==> flow/design.v <==
module accum # (
    parameter DATAW = 32,
    parameter ACCUMW = 32
)(
    input  clk,
    input  rst,
    input  signed [DATAW-1:0] data,
    input  ivalid,
    input  first,
    input  last,
    output signed [ACCUMW-1:0] result,
    output ovalid
);
logic signed [ACCUMW-1:0] accum_reg;
logic ovalid_reg;
always_ff @(posedge clk) begin
    if (rst) begin
        accum_reg <= 0;
        ovalid_reg <= 1'b0;
    end else begin
        ovalid_reg <= 1'b0;
        if (ivalid) begin
            if (first) begin
                accum_reg <= data;
            end else begin
                accum_reg <= accum_reg + data;
            end
            if (last) begin
                ovalid_reg <= 1'b1;
            end
        end
    end
end
assign result = accum_reg;
assign ovalid = ovalid_reg;
endmodule
# --- Tool chain data of accum ---
# Tool output for the design above, in the order of the flow.
# Lines are those of the file above, counted from 1.
design:
  design: "accum"
  clk_port: "clk"
  cell_library: "sky130hd"
  corner: "tt_025C_1v80"

# --- After elaboration ---
# Source: Yosys, flattened and elaborated, memories not mapped. Widths are those after wreduce. Registers that Yosys merges into a memory's read port (data or address) are not register bits. Print and check cells do not count. Equal cells are merged and count once.
word_totals:
  reg_bits: 33
  input_bits: 37
op_classes:
  addsub: 1
  mux: 2
  bitwise: 1
  reduce_logical: 1
op_table:
  columns: ["op", "n"]
  rows:
  - ["adder 32 bit", 1]
  - ["two-way mux 32 bit", 1]
  - ["OR reduction 2 bit", 1]
  - ["inverter 1 bit", 1]
  - ["two-way mux 1 bit", 1]

# --- Depth ---
# Longest topological path by Yosys (ltp), each cell counted once; first at word level (registers and memories cut), then after technology mapping (sequential cells cut; the memories' decode and read muxes count).
logic_depth:
  ltp_word: 2
  ABC_AREA: 0
  ltp_mapped: 10

# --- Mapped cells and area ---
# Source: synth_stat.txt of the flow (Yosys; design flattened, memories mapped). It holds for the ABC_AREA given above (unset counts as 0); a run with the other value may have another netlist.
synth_totals:
  mapped_cells: 417
  area_mm2: 0.0032681
  seq_area_mm2: 0.0006606
  ff_cells: 33
  buf_cells: 23
types:
  columns: ["cell_type", "n", "type_area_um2"]
  rows:
  - ["sky130_fd_sc_hd__dfxtp_1", 33, 660.634]
  - ["sky130_fd_sc_hd__ha_1", 31, 387.872]
  - ["sky130_fd_sc_hd__nor2_1", 49, 183.926]
  - ["sky130_fd_sc_hd__nand2_1", 47, 176.419]
  - ["sky130_fd_sc_hd__xnor2_1", 18, 157.651]
  - ["sky130_fd_sc_hd__a21oi_1", 30, 150.144]
  - ["sky130_fd_sc_hd__mux2i_1", 13, 130.125]
  - ["sky130_fd_sc_hd__a311oi_1", 14, 122.618]
  - ["sky130_fd_sc_hd__a211oi_1", 15, 112.608]
  - ["sky130_fd_sc_hd__o21ai_0", 21, 105.101]
  - ["sky130_fd_sc_hd__a21o_1", 12, 90.086]
  - ["sky130_fd_sc_hd__o21bai_1", 8, 60.058]
  - ["sky130_fd_sc_hd__clkbuf_8", 4, 55.053]
  - ["sky130_fd_sc_hd__nand3_1", 9, 45.043]
  - ["sky130_fd_sc_hd__o21a_1", 6, 45.043]
  - ["sky130_fd_sc_hd__clkbuf_1", 10, 37.536]
  - ["sky130_fd_sc_hd__nand4_1", 6, 37.536]
  - ["sky130_fd_sc_hd__nor3b_1", 5, 37.536]
# Other cell types: 50; their cells: 86.

# --- Worst setup path after synthesis ---
# Source: OpenSTA report_checks on the synthesized netlist (no wires, ideal clock, input and output delay 20% of the period each), path of least setup slack; recovery checks are left aside. Register names are those of the netlist, which keeps one name where synthesis merged equal registers.
synth_timing:
  path_type: "input port to flip-flop"
  startpoint: "input data[0]"
  endpoint: "register accum_reg[26]"
  period_ns: 2.98
  input_delay_ns: 0.596
  t_arrival_ns: 2.864
  required_ns: 2.900
  slack_ns: 0.036
  path_delay_ns: 2.348
  path_stages: 10
  path_buffers: 0
  period_less_setup_slack_ns: 2.944
# "path_delay_ns" = arrival - input delay + setup time.
# "path_stages": output pins that drive a net of the path, with the launching flip-flop's if there is one; two outputs of one cell count as two.
# "period_less_setup_slack_ns" = period - worst setup slack (recovery checks aside). The figure is calculated, with input and output delays left at 20% of the set period.
# Between the ends stands the longest chain of elaborated cells between them, by number of cells; it is not shown to be the way that was timed. Of several equally long chains one is given.
# Each line given opens the expression or statement behind the cell; cells for indexed reads and writes are added by Yosys, which also makes memories of some case tables.
# A register here has more assigning lines than the two given.
synth_between:
  path_cell_list: "sky130_fd_sc_hd__ha_1 -> sky130_fd_sc_hd__fa_1 -> sky130_fd_sc_hd__a211oi_1 -> sky130_fd_sc_hd__o21ai_1 -> sky130_fd_sc_hd__a211oi_1 -> sky130_fd_sc_hd__nor3_1 -> sky130_fd_sc_hd__o31a_1 -> sky130_fd_sc_hd__o2111a_1 -> sky130_fd_sc_hd__a211oi_1 -> sky130_fd_sc_hd__nor3b_1"
  elab_chain_len: 2
  cone_cells: 2
  lines_between: 2
  cone_classes: "add/sub: 1; mux: 1"
synth_lines:
  columns: ["item", "line", "rtl"]
  rows:
  - ["from (decl)", 7, "input  signed [DATAW-1:0] data,"]
  - ["adder 32 bit", 26, "accum_reg <= accum_reg + data;"]
  - ["two-way mux 32 bit", 23, "if (first) begin"]
  - ["to (assign)", 24, "accum_reg <= data;"]
  - ["to (assign)", 26, null]
  - ["to (decl)", 14, "logic signed [ACCUMW-1:0] accum_reg;"]

# --- Path in the finished layout ---
# Path of least setup slack in the final report of run 1 (OpenROAD, finished layout, wires in). Where an end is a register, its clock arrival counts in the times.
layout_timing:
  path_type: "input port to flip-flop"
  startpoint: "input data[6]"
  endpoint: "register accum_reg[28]"
  period_ns: 3.17
  input_delay_ns: 0.63
  t_arrival_ns: 2.92
  required_ns: 3.38
  slack_ns: 0.46
  path_stages: 10
  path_buffers: 2
# Between the ends stands the longest chain of elaborated cells between them, by number of cells; it is not shown to be the way that was timed. Of several equally long chains one is given.
# A register here has more assigning lines than the two given.
layout_between:
  path_cell_list: "sky130_fd_sc_hd__dlygate4sd2_1 -> sky130_fd_sc_hd__ha_4 -> sky130_fd_sc_hd__o21a_1 -> sky130_fd_sc_hd__nand2_2 -> sky130_fd_sc_hd__a2111oi_4 -> sky130_fd_sc_hd__buf_4 -> sky130_fd_sc_hd__o31ai_4 -> sky130_fd_sc_hd__o41ai_2 -> sky130_fd_sc_hd__mux2_2 -> sky130_fd_sc_hd__a211oi_2"
  elab_chain_len: 2
  cone_cells: 2
  lines_between: 2
  cone_classes: "add/sub: 1; mux: 1"
layout_lines:
  columns: ["item", "line", "rtl"]
  rows:
  - ["from (decl)", 7, "input  signed [DATAW-1:0] data,"]
  - ["adder 32 bit", 26, "accum_reg <= accum_reg + data;"]
  - ["two-way mux 32 bit", 23, "if (first) begin"]
  - ["to (assign)", 24, "accum_reg <= data;"]
  - ["to (assign)", 26, null]
  - ["to (decl)", 14, "logic signed [ACCUMW-1:0] accum_reg;"]

Record of 2 stored runs of the RTL-to-layout flow on accum, platform sky130hd. The runs are unordered. Constraints: input delay and output delay 20% of the set period each, output load 0.01 pF.
"period_less_ws_ns" means the clock period less the worst setup slack. The figure is calculated, with input and output delays left at 20% of the set period.
By "worst_path_allowed_less_slack_ns" is meant the share of the clock period that the worst setup path is allowed (20% is reserved at inputs, 20% at outputs), minus its slack. Clock arrival times at its registers enter into it.
"design_power_uw" rests on the timing tool's default activity at the inputs, not on a simulated workload.

--- run 1 ---
==> flow/run.sh <==
#!/bin/bash
# the make line also repeats the synthesis and layout settings of config.mk as NAME=value (left out here)
make -C /OpenROAD-flow-scripts/flow DESIGN_CONFIG=/design/flow/config.mk WORK_HOME=/design/flow/orfs CLKGATE_MAP_FILE= finish
==> flow/config.mk <==
export PLATFORM = sky130hd
export DESIGN_NAME = accum
export DESIGN_NICKNAME = accum
export VERILOG_FILES = /design/flow/design.v
export SDC_FILE = /design/flow/constraint.sdc
export NUM_CORES = 4
export LEC_CHECK = 0
export CAP_MARGIN = 40
export CORE_ASPECT_RATIO = 1.49
export CORE_MARGIN = 2
export CORE_UTILIZATION = 28
export CTS_CLUSTER_DIAMETER = 216
export GPL_ROUTABILITY_DRIVEN = 1
export GPL_TIMING_DRIVEN = 1
export MIN_ROUTING_LAYER = met2
export PLACE_DENSITY_LB_ADDON = 0.28
export SETUP_SLACK_MARGIN = 0.51
export SLEW_MARGIN = 35
==> flow/constraint.sdc <==
create_clock -name core_clock -period 3.17 [get_ports {clk}]
set_input_delay 0.6340 -clock core_clock [delete_from_list [all_inputs] [get_ports {clk}]]
set_output_delay 0.6340 -clock core_clock [all_outputs]
set_load 0.01 [all_outputs]

==> results, as YAML <==
results:
  timing.setup.tns_ns: 0.000
  ws_hold_ns: 0.512
  period_less_ws_ns: 2.706
  final_util_pct: 44.9
  die_mm2: 0.0125691
  yosys.chip_area_mm2: 0.0032681
  design_power_uw: 1968
  finish.stdcell_area_mm2: 0.0051512
  worst_path_allowed_less_slack_ns: 2.07
  worstPathKind: "input port to flip-flop"
  worstSetupSlack_ns: 0.464

--- run 2 ---
==> flow/run.sh <==
#!/bin/bash
# the make line also repeats the synthesis and layout settings of config.mk as NAME=value (left out here)
make -C /OpenROAD-flow-scripts/flow DESIGN_CONFIG=/design/flow/config.mk WORK_HOME=/design/flow/orfs CLKGATE_MAP_FILE= finish
==> flow/config.mk <==
export PLATFORM = sky130hd
export DESIGN_NAME = accum
export DESIGN_NICKNAME = accum
export VERILOG_FILES = /design/flow/design.v
export SDC_FILE = /design/flow/constraint.sdc
export NUM_CORES = 4
export LEC_CHECK = 0
export CAP_MARGIN = 20
export CORE_ASPECT_RATIO = 0.6
export CORE_MARGIN = 2
export CORE_UTILIZATION = 68
export CTS_CLUSTER_DIAMETER = 379
export GPL_ROUTABILITY_DRIVEN = 1
export PLACE_DENSITY_LB_ADDON = 0.19
export SLEW_MARGIN = 20
export TNS_END_PERCENT = 95
==> flow/constraint.sdc <==
create_clock -name core_clock -period 2.72 [get_ports {clk}]
set_input_delay 0.5440 -clock core_clock [delete_from_list [all_inputs] [get_ports {clk}]]
set_output_delay 0.5440 -clock core_clock [all_outputs]
set_load 0.01 [all_outputs]

==> results, as YAML <==
outcome: "no results, clock tree synthesis failed with DPL-0038"
