==> flow/design.v <==
module dot8 # (
    parameter IWIDTH = 8,
    parameter OWIDTH = 32
)(
    input clk,
    input rst,
    input signed [8*IWIDTH-1:0] vec0,
    input signed [8*IWIDTH-1:0] vec1,
    input ivalid,
    output signed [OWIDTH-1:0] result,
    output ovalid
);
logic signed [IWIDTH-1:0] a0, a1, a2, a3, a4, a5, a6, a7;
logic signed [IWIDTH-1:0] b0, b1, b2, b3, b4, b5, b6, b7;
logic signed [2*IWIDTH+1:0] mul_1, mul_2, mul_3, mul_4, mul_5, mul_6, mul_7, mul_8;
logic signed [2*IWIDTH+2:0] f_add_1, f_add_2, f_add_3, f_add_4;
logic signed [2*IWIDTH+3:0] s_add_1, s_add_2;
logic signed [OWIDTH-1:0] final_result;
logic ro_valid1, ro_valid2, ro_valid3, ro_valid4, ro_valid5;
always_ff @ (posedge clk) begin
    if (rst) begin
        ro_valid1 <= 0;
        ro_valid2 <= 0;
        ro_valid3 <= 0;
        ro_valid4 <= 0;
        ro_valid5 <= 0;
        mul_1 <= 0;
        mul_2 <= 0;
        mul_3 <= 0;
        mul_4 <= 0;
        mul_5 <= 0;
        mul_6 <= 0;
        mul_7 <= 0;
        mul_8 <= 0;
        f_add_1 <= 0;
        f_add_2 <= 0;
        f_add_3 <= 0;
        f_add_4 <= 0;
        s_add_1 <= 0;
        s_add_2 <= 0;
        final_result <= 0;
    end else begin
        ro_valid1 <= ivalid;
        a0 <= vec0[8*IWIDTH-1:7*IWIDTH];
        a1 <= vec0[7*IWIDTH-1:6*IWIDTH];
        a2 <= vec0[6*IWIDTH-1:5*IWIDTH];
        a3 <= vec0[5*IWIDTH-1:4*IWIDTH];
        a4 <= vec0[4*IWIDTH-1:3*IWIDTH];
        a5 <= vec0[3*IWIDTH-1:2*IWIDTH];
        a6 <= vec0[2*IWIDTH-1:1*IWIDTH];
        a7 <= vec0[1*IWIDTH-1:0*IWIDTH];
        b0 <= vec1[8*IWIDTH-1:7*IWIDTH];
        b1 <= vec1[7*IWIDTH-1:6*IWIDTH];
        b2 <= vec1[6*IWIDTH-1:5*IWIDTH];
        b3 <= vec1[5*IWIDTH-1:4*IWIDTH];
        b4 <= vec1[4*IWIDTH-1:3*IWIDTH];
        b5 <= vec1[3*IWIDTH-1:2*IWIDTH];
        b6 <= vec1[2*IWIDTH-1:1*IWIDTH];
        b7 <= vec1[1*IWIDTH-1:0*IWIDTH];
        ro_valid2 <= ro_valid1;
        mul_1 <= a0 * b0;
        mul_2 <= a1 * b1;
        mul_3 <= a2 * b2;
        mul_4 <= a3 * b3;
        mul_5 <= a4 * b4;
        mul_6 <= a5 * b5;
        mul_7 <= a6 * b6;
        mul_8 <= a7 * b7;
        ro_valid3 <= ro_valid2;
        f_add_1 <= mul_1 + mul_2;
        f_add_2 <= mul_3 + mul_4;
        f_add_3 <= mul_5 + mul_6;
        f_add_4 <= mul_7 + mul_8;
        ro_valid4 <= ro_valid3;
        s_add_1 <= f_add_1 + f_add_2;
        s_add_2 <= f_add_3 + f_add_4;
        ro_valid5 <= ro_valid4;
        final_result <= s_add_1 + s_add_2;
    end
end
assign result = final_result;
assign ovalid = ro_valid5;
endmodule
# Tool chain data of dot8
# Tool output for the design above, in the order of the flow.
# Line numbers count from 1 in the design file above.
setup:
  top: "dot8"
  clock: "clk"
  library: "sky130hd"
  corner: "tt_025C_1v80"

# Word-level counts
# Source: Yosys, flattened and elaborated, memories not mapped. Widths are those after wreduce; folded enables and synchronous resets count as part of the registers. Registers that Yosys merges into a memory's read port (data or address) are not register bits. Print and check cells do not count. Equal cells are merged and count once.
bits:
  reg_bits: 425
  latch_bits: 0
  ramBits: 0
  rom_bits: 0
  clocked_rd_ports_x_width: 0
  mem_count: 0
  in_bits: 131
  out_inout_bits: 33
  word_cells: 51
op_classes:
  add_sub_neg: 7
  multipliers: 8
  div_mod_pow: 0
  compare: 0
  eq_ne: 0
  shifts: 0
  muxes: 0
  n_logic: 0
  reduce_logical: 0
ops:
  columns: ["cell", "n"]
  rows:
  - ["8-bit by 8-bit multiplier with 16-bit output", 8]
  - ["18-bit by 18-bit adder with 19-bit output", 4]
  - ["19-bit by 19-bit adder with 20-bit output", 2]
  - ["20-bit by 20-bit adder with 21-bit output", 1]

# Depth
# Longest topological path by Yosys (ltp), each cell counted once; first at word level (registers and memories cut), then after technology mapping (sequential cells cut; the memories' decode and read muxes count).
logic_depth:
  depth_word: 1
  abc_area: 0
  mapped_depth: 18

# Netlist
# Source: synth_stat.txt of the flow (Yosys; design flattened, memories mapped). It holds for the ABC_AREA given above (unset counts as 0); a run with the other value may have another netlist.
by_type:
  columns: ["cell", "n", "type_area_um2"]
  rows:
  - ["sky130_fd_sc_hd__fa_1", 447, 8.95E+03]
  - ["sky130_fd_sc_hd__dfxtp_1", 270, 5.41E+03]
  - ["sky130_fd_sc_hd__ha_1", 354, 4.43E+03]
  - ["sky130_fd_sc_hd__edfxtp_1", 128, 3.84E+03]
  - ["sky130_fd_sc_hd__inv_1", 677, 2.54E+03]
  - ["sky130_fd_sc_hd__and2_1", 330, 2064.48]
  - ["sky130_fd_sc_hd__xnor2_1", 115, 1.01E+03]
  - ["sky130_fd_sc_hd__nor2_1", 256, 960.922]
  - ["sky130_fd_sc_hd__nor2b_1", 125, 782]
  - ["sky130_fd_sc_hd__nand2_1", 166, 623.098]
  - ["sky130_fd_sc_hd__xor2_1", 68, 595.571]
  - ["sky130_fd_sc_hd__a21oi_1", 89, 445.427]
  - ["sky130_fd_sc_hd__o21ai_0", 80, 400.384]
  - ["sky130_fd_sc_hd__a21o_1", 48, 360.346]
  - ["sky130_fd_sc_hd__a211oi_1", 40, 300.288]
  - ["sky130_fd_sc_hd__o21a_1", 38, 285.274]
  - ["sky130_fd_sc_hd__nor3_1", 55, 275.264]
  - ["sky130_fd_sc_hd__nand2b_1", 40, 250.24]
# Not listed: further types 46, cells in them 261.
synth_totals:
  mapped_cells: 3587
  synth_area_mm2: 0.0354227
  flip_flops: 398
  buffers: 44

# Worst setup path after synthesis
# OpenSTA on the mapped netlist: ideal clock, no wires. The path of least setup slack (recovery checks aside). Input and output delay are each 20% of the period. Register names are those of the netlist, which keeps one name where synthesis merged equal registers.
synth_path:
  path_kind: "input to register"
  start: "input rst"
  end: "register f_add_1[3]"
  clock_period_ns: 5.73
  input_delay_ns: 1.146
  setup_ns: 0.084
  launch_ns: 1.146
  arrival_ns: 5.490
  t_required_ns: 5.646
  slack_ns: 0.156
  path_delay_ns: 4.428
  driving_pins: 4
  synth_period_reached_ns: 5.574
# "path_delay_ns" is the arrival time less input delay plus setup time.
# "driving_pins": output pins that drive a net of the path, with the launching flip-flop's if there is one; two outputs of one cell count as two.
# "synth_period_reached_ns" = period - worst setup slack (recovery checks aside). The figure is calculated, with input and output delays left at 20% of the set period.
synth_between:
  cell_sequence: "sky130_fd_sc_hd__inv_1 sky130_fd_sc_hd__clkbuf_1 sky130_fd_sc_hd__o21ai_0 sky130_fd_sc_hd__nor2_1"
synth_rtl:
  columns: ["item", "line", "rtl"]
  rows:
  - ["start, declared", 6, "input rst,"]
  - ["end, assigned", 35, "f_add_1 <= 0;"]
  - ["end, assigned", 70, "f_add_1 <= mul_1 + mul_2;"]
  - ["end, declared", 16, "logic signed [2*IWIDTH+2:0] f_add_1, f_add_2, f_add_3, f_add_4;"]
# No chain of elaborated cells between the ends is given.

# Worst path after layout
# Path of least setup slack in the final report of run 1 (OpenROAD, finished layout, wires in). Where an end is a register, its clock arrival counts in the times.
layout_path:
  path_kind: "register to register"
  start: "register a2[6]"
  end: "register mul_3[14]"
  clock_period_ns: 4.85
  setup_ns: 0.08
  launch_ns: 0.66
  arrival_ns: 5.33
  t_required_ns: 5.41
  slack_ns: 0.08
  driving_pins: 17
# The rows between start and end are the longest chain of elaborated cells between them; the timing report does not say that the signal goes this way. Where chains are equally long, one stands for them.
# A line is the first line of the expression or statement that the cell stems from. Yosys adds cells for indexed reads and writes and turns some case tables into memories.
layout_between:
  cell_sequence: "sky130_fd_sc_hd__edfxtp_1 sky130_fd_sc_hd__buf_4 sky130_fd_sc_hd__and2_1 sky130_fd_sc_hd__ha_1 sky130_fd_sc_hd__fa_1 sky130_fd_sc_hd__inv_1 sky130_fd_sc_hd__fa_1 sky130_fd_sc_hd__fa_1 sky130_fd_sc_hd__inv_1 sky130_fd_sc_hd__ha_1 sky130_fd_sc_hd__nor2b_1 sky130_fd_sc_hd__o21ai_2 sky130_fd_sc_hd__a21boi_1 sky130_fd_sc_hd__o41ai_2 sky130_fd_sc_hd__o21ai_1 sky130_fd_sc_hd__xnor2_1 sky130_fd_sc_hd__nor2_1"
  elab_chain_cells: 1
  cone_cells: 1
  cone_classes: "1 x mul"
layout_rtl:
  columns: ["item", "line", "rtl"]
  rows:
  - ["start, declared", 13, "logic signed [IWIDTH-1:0] a0, a1, a2, a3, a4, a5, a6, a7;"]
  - ["start, assigned", 46, "a2 <= vec0[6*IWIDTH-1:5*IWIDTH];"]
  - ["8-bit by 8-bit multiplier with 16-bit output", 63, "mul_3 <= a2 * b2;"]
  - ["end, assigned", 29, "mul_3 <= 0;"]
  - ["end, assigned", 63, null]
  - ["end, declared", 15, "logic signed [2*IWIDTH+1:0] mul_1, mul_2, mul_3, mul_4, mul_5, mul_6, mul_7, mul_8;"]

# Below are 2 stored runs of the flow (Yosys, OpenROAD; platform sky130hd) on dot8, each with its settings and what was measured, unordered. Constraints: input delay and output delay 20% of the set period each, output load 0.01 pF.
# "achievedPeriod_ns" means the clock period less the worst setup slack. The figure is calculated, with input and output delays left at 20% of the set period.
# "worst_path_allowed_less_slack_ns" means the part of the period allowed to the worst setup path (the constraints hold back 20% at inputs and 20% at outputs) less its slack; where the path has registers, the arrival times of their clocks count too.
# "total_power_w": no workload was simulated; the value follows from the tool's default switching activity.
runs:
  - name: "run 1"
    settings:
      period_ns: 4.85
      CORE_UTILIZATION: 51
      PLACE_DENSITY_LB_ADDON: 0.23
      CORE_MARGIN: 10
      CELL_PAD_IN_SITES_GLOBAL_PLACEMENT: 0
      CELL_PAD_IN_SITES_DETAIL_PLACEMENT: 1
      GPL_TIMING_DRIVEN: 1
      CTS_CLUSTER_SIZE: 95
      CTS_CLUSTER_DIAMETER: 400
      CAP_MARGIN: 30
      MIN_ROUTING_LAYER: "met2"
      SLEW_MARGIN: 20
    results:
      synth_chip_area_mm2: 0.0354227
      final_die_area_mm2: 0.0803978
      util_pct: 56.7
      timing.setup.ws_ns: 0.077
      hold_worst_slack_ns: 0.466
      total_power_w: 0.024312
      achievedPeriod_ns: 4.773
      worst_path_allowed_less_slack_ns: 4.77
      worstPathKind: "register to register"
  - name: "run 2"
    settings:
      period_ns: 4.8
      CORE_UTILIZATION: 56
      SETUP_SLACK_MARGIN: -0.34
      PLACE_DENSITY_LB_ADDON: 0.22
      CORE_ASPECT_RATIO: 1.77
      CELL_PAD_IN_SITES_DETAIL_PLACEMENT: 1
      TNS_END_PERCENT: 35
      MIN_ROUTING_LAYER: "met2"
      MAX_ROUTING_LAYER: "met5"
      CAP_MARGIN: 20
      CORE_MARGIN: 2
      SLEW_MARGIN: 20
    results:
      synth_chip_area_mm2: 0.0354227
      final_die_area_mm2: 0.0653643
      util_pct: 63.4
      timing.setup.ws_ns: -0.186
      hold_worst_slack_ns: 0.452
      total_power_w: 0.027452
      achievedPeriod_ns: 4.986
      worst_path_allowed_less_slack_ns: 4.99
      worstPathKind: "register to register"
