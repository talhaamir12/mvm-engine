==> flow/design.v <==
module ctrl # (
    parameter VEC_ADDRW = 8,
    parameter MAT_ADDRW = 9, 
    parameter VEC_SIZEW = VEC_ADDRW + 1,
    parameter MAT_SIZEW = MAT_ADDRW + 1
)(
    input  clk,
    input  rst,
    input  start,
    input  [VEC_ADDRW-1:0] vec_start_addr,
    input  [VEC_SIZEW-1:0] vec_num_words,
    input  [MAT_ADDRW-1:0] mat_start_addr,
    input  [MAT_SIZEW-1:0] mat_num_rows_per_olane,
    output [VEC_ADDRW-1:0] vec_raddr,
    output [MAT_ADDRW-1:0] mat_raddr,
    output accum_first,
    output accum_last,
    output ovalid,
    output busy
);
typedef enum logic {
    IDLE = 1'b0,
    COMPUTE = 1'b1
} state_t;
state_t current_state, next_state;
logic [VEC_ADDRW-1:0] reg_vec_start_addr;
logic [VEC_SIZEW-1:0] reg_vec_num_words;
logic [MAT_ADDRW-1:0] reg_mat_start_addr;
logic [MAT_SIZEW-1:0] reg_mat_num_rows_per_olane;
logic [VEC_SIZEW-1:0] vec_word_counter;
logic [MAT_SIZEW-1:0] mat_row_counter;
logic [VEC_ADDRW-1:0] reg_vec_raddr;
logic [MAT_ADDRW-1:0] reg_mat_raddr;
logic reg_accum_first;
logic reg_accum_last;
logic reg_ovalid;
logic reg_busy;
always_comb begin
    case (current_state)
        IDLE: begin
            if (start)
                next_state = COMPUTE;
            else
                next_state = IDLE;
        end
        COMPUTE: begin
            if ((mat_row_counter == reg_mat_num_rows_per_olane - 1) && 
                (vec_word_counter == reg_vec_num_words - 1))
                next_state = IDLE;
            else
                next_state = COMPUTE;
        end
        default: next_state = IDLE;
    endcase
end
always_ff @(posedge clk) begin
    if (rst) begin
        current_state <= IDLE;
    end else begin
        current_state <= next_state;
    end
end
always_ff @(posedge clk) begin
    if (rst) begin
        reg_vec_start_addr <= 0;
        reg_vec_num_words <= 0;
        reg_mat_start_addr <= 0;
        reg_mat_num_rows_per_olane <= 0;
        vec_word_counter <= 0;
        mat_row_counter <= 0;
        reg_vec_raddr <= 0;
        reg_mat_raddr <= 0;
        reg_accum_first <= 1'b0;
        reg_accum_last <= 1'b0;
        reg_ovalid <= 1'b0;
        reg_busy <= 1'b0;
    end else begin
        case (current_state)
            IDLE: begin
                if (start) begin
                    reg_vec_start_addr <= vec_start_addr;
                    reg_vec_num_words <= vec_num_words;
                    reg_mat_start_addr <= mat_start_addr;
                    reg_mat_num_rows_per_olane <= mat_num_rows_per_olane;
                    vec_word_counter <= 0;
                    mat_row_counter <= 0;
                    reg_vec_raddr <= vec_start_addr;
                    reg_mat_raddr <= mat_start_addr;
                    reg_accum_first <= 1'b1;
                    reg_accum_last <= (vec_num_words == 1);
                    reg_ovalid <= 1'b1;
                    reg_busy <= 1'b1;
                end else begin
                    reg_accum_first <= 1'b0;
                    reg_accum_last <= 1'b0;
                    reg_ovalid <= 1'b0;
                    reg_busy <= 1'b0;
                end
            end
            COMPUTE: begin
                reg_busy <= 1'b1;
                reg_ovalid <= 1'b1;
                if (vec_word_counter == reg_vec_num_words - 1) begin
                    vec_word_counter <= 0;
                    mat_row_counter <= mat_row_counter + 1;
                    reg_vec_raddr <= reg_vec_start_addr;
                    reg_mat_raddr <= reg_mat_start_addr + (mat_row_counter + 1) * reg_vec_num_words;
                    reg_accum_first <= 1'b1;
                    reg_accum_last <= (mat_row_counter == reg_mat_num_rows_per_olane - 1) && 
                                      (reg_vec_num_words == 1);
                end else begin
                    vec_word_counter <= vec_word_counter + 1;
                    reg_vec_raddr <= reg_vec_raddr + 1;
                    reg_mat_raddr <= reg_mat_raddr + 1;
                    reg_accum_first <= 1'b0;
                    reg_accum_last <= (vec_word_counter == reg_vec_num_words - 2);
                end
                if ((mat_row_counter == reg_mat_num_rows_per_olane - 1) && 
                    (vec_word_counter == reg_vec_num_words - 1)) begin
                    reg_busy <= 1'b0;
                end
            end
            default: begin
                reg_accum_first <= 1'b0;
                reg_accum_last <= 1'b0;
                reg_ovalid <= 1'b0;
                reg_busy <= 1'b0;
            end
        endcase
    end
end
assign vec_raddr = reg_vec_raddr;
assign mat_raddr = reg_mat_raddr;
assign accum_first = reg_accum_first;
assign accum_last = reg_accum_last;
assign ovalid = reg_ovalid;
assign busy = reg_busy;
endmodule
# From RTL to reports: ctrl
# Tool output for the design above, in the order of the flow.
# Line numbers count from 1 in the design file above.
# Library cell names are shortened.
# The mark n/a stands for no value.
dict set report inputs {
  top {ctrl}
  clock_port {clk}
  lib {sky130hd}
  pvt_corner {tt_025C_1v80}
}

# After elaboration
# Yosys after proc, flatten, opt, wreduce and memory -nomap, before mapping. Memory bits, and registers merged into a memory's read port (data or address), are not among the register bits. Print and check cells are not counted. Equal cells are merged and count once.
dict set report bits {
  regBits 76
  romBits 0
  ram_bits 0
  clocked_rd_ports_x_width 0
  latch_bits 0
  output_inout_bits 21
  memories 0
}
dict set report op_classes {
  cmp 0
  n_eq 7
  div_mod_pow 0
  shift 0
  bitwise 1
  mux 21
  reduce_logical 4
  multipliers 1
  n_addsub 8
}
# op n
set ops {}
lappend ops {{multiplier 11 x 9 -> 9 bit} 1}
lappend ops {{equality test 9 x 32 -> 1 bit} 2}
lappend ops {{case mux 9 bit (select 2 bit)} 2}
lappend ops {{two-way mux 9 bit} 4}
lappend ops {{equality test 10 x 32 -> 1 bit} 1}
lappend ops {{case mux 10 bit (select 2 bit)} 1}
lappend ops {{two-way mux 10 bit} 2}
lappend ops {{adder 9 x 1 -> 9 bit with constant B} 2}
lappend ops {{equality test 9 x 1 -> 1 bit with constant B} 2}
lappend ops {{case mux 8 bit (select 2 bit)} 1}
lappend ops {{two-way mux 8 bit} 2}
lappend ops {{adder 10 x 1 -> 11 bit with constant B} 1}
lappend ops {{subtractor 10 x 1 -> 11 bit with constant B} 1}
lappend ops {{subtractor 9 x 1 -> 10 bit with constant B} 1}
lappend ops {{subtractor 9 x 2 -> 10 bit with constant B} 1}
lappend ops {{adder 9 bit} 1}
lappend ops {{adder 8 x 1 -> 8 bit with constant B} 1}
lappend ops {{case mux 1 bit (select 2 bit)} 4}
lappend ops {{two-way mux 1 bit} 5}
lappend ops {{AND reduction 2 bit} 2}
lappend ops {{logical AND 1 bit} 2}
lappend ops {{!= test 2 x 1 -> 1 bit with constant B} 1}
lappend ops {{!= test 2 bit with constant B} 1}
lappend ops {{NOT 1 bit} 1}

# Depth
# Yosys ltp: most cells in a row. Word level: on the elaborated netlist, between registers, memories and ports. Mapped: between sequential cells and ports; inverters and the memories' decode and read muxes count.
dict set report depth {
  word_depth 5
  ABC_AREA 0
  depth_mapped 20
  depth_no_buf 20
}

# After synthesis
# The flow's flattened synthesis, as Yosys stat reports it; memories are mapped. The netlist is that of the ABC_AREA named above (0 if unset); the other value can give another one.
# The area totals of this step are shown rounded.
# cell_type n type_area_um2
set by_type {}
lappend by_type {dfxtp_1 76 1.52E+03}
lappend by_type {nand2_1 128 480.461}
lappend by_type {fa_1 22 440.422}
lappend by_type {ha_1 33 412.896}
lappend by_type {xnor2_1 37 324.061}
lappend by_type {a21oi_1 61 305.293}
lappend by_type {a211oi_1 32 240.23}
lappend by_type {xor2_1 20 175.168}
lappend by_type {inv_1 39 146.39}
lappend by_type {clkbuf_1 37 138.883}
lappend by_type {nor2_1 37 138.883}
lappend by_type {nor2b_1 22 137.632}
lappend by_type {nand3_1 25 125.12}
lappend by_type {o21ai_0 24 120.115}
lappend by_type {xnor3_1 5 112.608}
lappend by_type {mux2i_1 8 80.077}
lappend by_type {nand4_1 10 62.56}
lappend by_type {a21o_1 8 60.058}
# Other cell types: 35; their cells: 88.
dict set report mapped {
  yosys_area_um2 5662
  seq_area_um2 1521
  buffers 49
  ffs 76
  cells 712
}

# Path before layout
# Path of least setup slack by OpenSTA after synthesis, without wires, with an ideal clock, recovery checks aside; 20% of the period is set as input and as output delay. Where synthesis merged equal registers, the netlist keeps one of their names.
dict set report synth_path {
  path_type {reg-to-reg}
  start {reg mat_row_counter[2]}
  end {reg reg_mat_raddr[8]}
  setup_ns 0.130
  required_ns 6.760
  t_first_pin_ns 0.000
  stages 19
  clock_period_ns 6.89
  arrival_time_ns 5.048
  slack_ns 1.712
  path_delay_ns 5.178
  period_less_setup_slack_ns 5.178
}
# "path_delay_ns" is the arrival time less input delay plus setup time.
# "stages": output pins that drive a net of the path, with the launching flip-flop's if there is one; two outputs of one cell count as two.
# "period_less_setup_slack_ns" = period - worst setup slack (recovery checks aside). The figure is calculated, with input and output delays left at 20% of the set period.
# The rows between start and end are the longest chain of elaborated cells between them; the timing report does not say that the signal goes this way. Where chains are equally long, one stands for them.
# A line is the first line of the expression or statement that the cell stems from. Yosys adds cells for indexed reads and writes and turns some case tables into memories.
# At most two assigning lines are given for a register; there are more.
dict set report synth_via {
  cell_sequence {dfxtp_1 > buf_2 > nand3_1 > or3_1 > nand2_1 > nand2_1 > fa_1 > fa_1 > fa_1 > fa_1 > fa_1 > xnor2_1 > xnor3_1 > xnor2_1 > xnor2_1 > xnor3_1 > xor2_1 > o21ai_0 > o31ai_1}
  elab_chain_cells 5
  cone_cells 5
}
# item line_no
set synth_rtl {}
lappend synth_rtl {{start, declared} 31} ;# logic [MAT_SIZEW-1:0] mat_row_counter;
lappend synth_rtl {{start, assigned} 70} ;# mat_row_counter <= 0;
lappend synth_rtl {{start, assigned} 105} ;# mat_row_counter <= mat_row_counter + 1;
lappend synth_rtl {{adder 10 x 1 -> 11 bit} 107} ;# reg_mat_raddr <= reg_mat_start_addr + (mat_row_counter + 1) * reg_vec_num_words;
lappend synth_rtl {{multiplier 11 x 9 -> 9 bit} 107}
lappend synth_rtl {{adder 9 bit} 107}
lappend synth_rtl {{two-way mux 9 bit} 103} ;# if (vec_word_counter == reg_vec_num_words - 1) begin
lappend synth_rtl {{case mux 9 bit (select 2 bit)} 78} ;# case (current_state)
lappend synth_rtl {{end, assigned} 88} ;# reg_mat_raddr <= mat_start_addr;
lappend synth_rtl {{end, assigned} 107}
lappend synth_rtl {{end, declared} 33} ;# logic [MAT_ADDRW-1:0] reg_mat_raddr;

# Path in the finished layout
# Path of least setup slack in the final report of stored run 2 (OpenROAD, finished layout, wires in). Where an end is a register, its clock arrival counts in the times.
dict set report layout_path {
  path_type {reg-to-reg}
  start {reg mat_row_counter[0]}
  end {reg reg_mat_raddr[8]}
  setup_ns 0.14
  slack_ns 1.10
  stages 18
  clock_period_ns 7.15
  arrival_time_ns 6.25
  t_first_pin_ns 0.34
  required_ns 7.36
}
# The rows between start and end are the longest chain of elaborated cells between them; the timing report does not say that the signal goes this way. Where chains are equally long, one stands for them.
# At most two assigning lines are given for a register; there are more.
dict set report layout_via {
  cell_sequence {dfxtp_1 > nand3_1 > or3_1 > nand2_1 > nand2_1 > fa_1 > fa_1 > fa_1 > fa_1 > fa_1 > xnor2_1 > xnor3_1 > xnor2_1 > xnor2_1 > xnor3_1 > xor2_1 > o21ai_0 > o31ai_1}
  elab_chain_cells 5
  cone_cells 5
}
# item line_no
set layout_rtl {}
lappend layout_rtl {{start, declared} 31} ;# logic [MAT_SIZEW-1:0] mat_row_counter;
lappend layout_rtl {{start, assigned} 70} ;# mat_row_counter <= 0;
lappend layout_rtl {{start, assigned} 105} ;# mat_row_counter <= mat_row_counter + 1;
lappend layout_rtl {{adder 10 x 1 -> 11 bit} 107} ;# reg_mat_raddr <= reg_mat_start_addr + (mat_row_counter + 1) * reg_vec_num_words;
lappend layout_rtl {{multiplier 11 x 9 -> 9 bit} 107}
lappend layout_rtl {{adder 9 bit} 107}
lappend layout_rtl {{two-way mux 9 bit} 103} ;# if (vec_word_counter == reg_vec_num_words - 1) begin
lappend layout_rtl {{case mux 9 bit (select 2 bit)} 78} ;# case (current_state)
lappend layout_rtl {{end, assigned} 88} ;# reg_mat_raddr <= mat_start_addr;
lappend layout_rtl {{end, assigned} 107}
lappend layout_rtl {{end, declared} 33} ;# logic [MAT_ADDRW-1:0] reg_mat_raddr;

# Record of 2 stored runs of the RTL-to-layout flow on ctrl, platform sky130hd. The runs are unordered. Constraints: input delay and output delay 20% of the set period each, output load 0.01 pF.
# "clock_period_reached_ns": clock period set for the run, less the worst setup slack. It is reckoned from that one timing run; input and output delays stay at 20% of the period that was set.
# "worst_path_time_ns" means the part of the period allowed to the worst setup path (the constraints hold back 20% at inputs and 20% at outputs) less its slack; where the path has registers, the arrival times of their clocks count too.
# By "design_power_mw" is meant OpenSTA's value without simulated activity: inputs other than the clock are taken to toggle once in ten clock periods, and the tool carries that through the logic.
# The measured numbers are rounded.
run="stored run 1" settings period_ns=10.3 CORE_UTILIZATION=51 PLACE_DENSITY_LB_ADDON=0.2 CORE_MARGIN=4 CELL_PAD_IN_SITES_DETAIL_PLACEMENT=2 GPL_TIMING_DRIVEN=1 CTS_CLUSTER_SIZE=14 CTS_CLUSTER_DIAMETER=236 CAP_MARGIN=15 MIN_ROUTING_LAYER="met1" SLEW_MARGIN=20
run="stored run 1" outcome="incomplete, placement halted on DPL-0033"
run="stored run 2" settings period_ns=7.15 CORE_UTILIZATION=27 SETUP_SLACK_MARGIN=0.04 PLACE_DENSITY_LB_ADDON=0.14 CORE_ASPECT_RATIO=1.53 CORE_MARGIN=7 CELL_PAD_IN_SITES_GLOBAL_PLACEMENT=2 ABC_AREA=0 GPL_ROUTABILITY_DRIVEN=0 CAP_MARGIN=30 SLEW_MARGIN=5 MIN_ROUTING_LAYER="met2"
run="stored run 2" results die_footprint_um2=25310 clock_period_reached_ns=6.046 worst_path_time_ns=6.05 worstPathKind="reg-to-reg" design_power_mw=1.173 utilization_pct=32.8 final_setup_tns_ns=0.000 worst_setup_slack_ns=1.104 hold_worst_slack_ns=0.451 synthesis_area_um2=5662
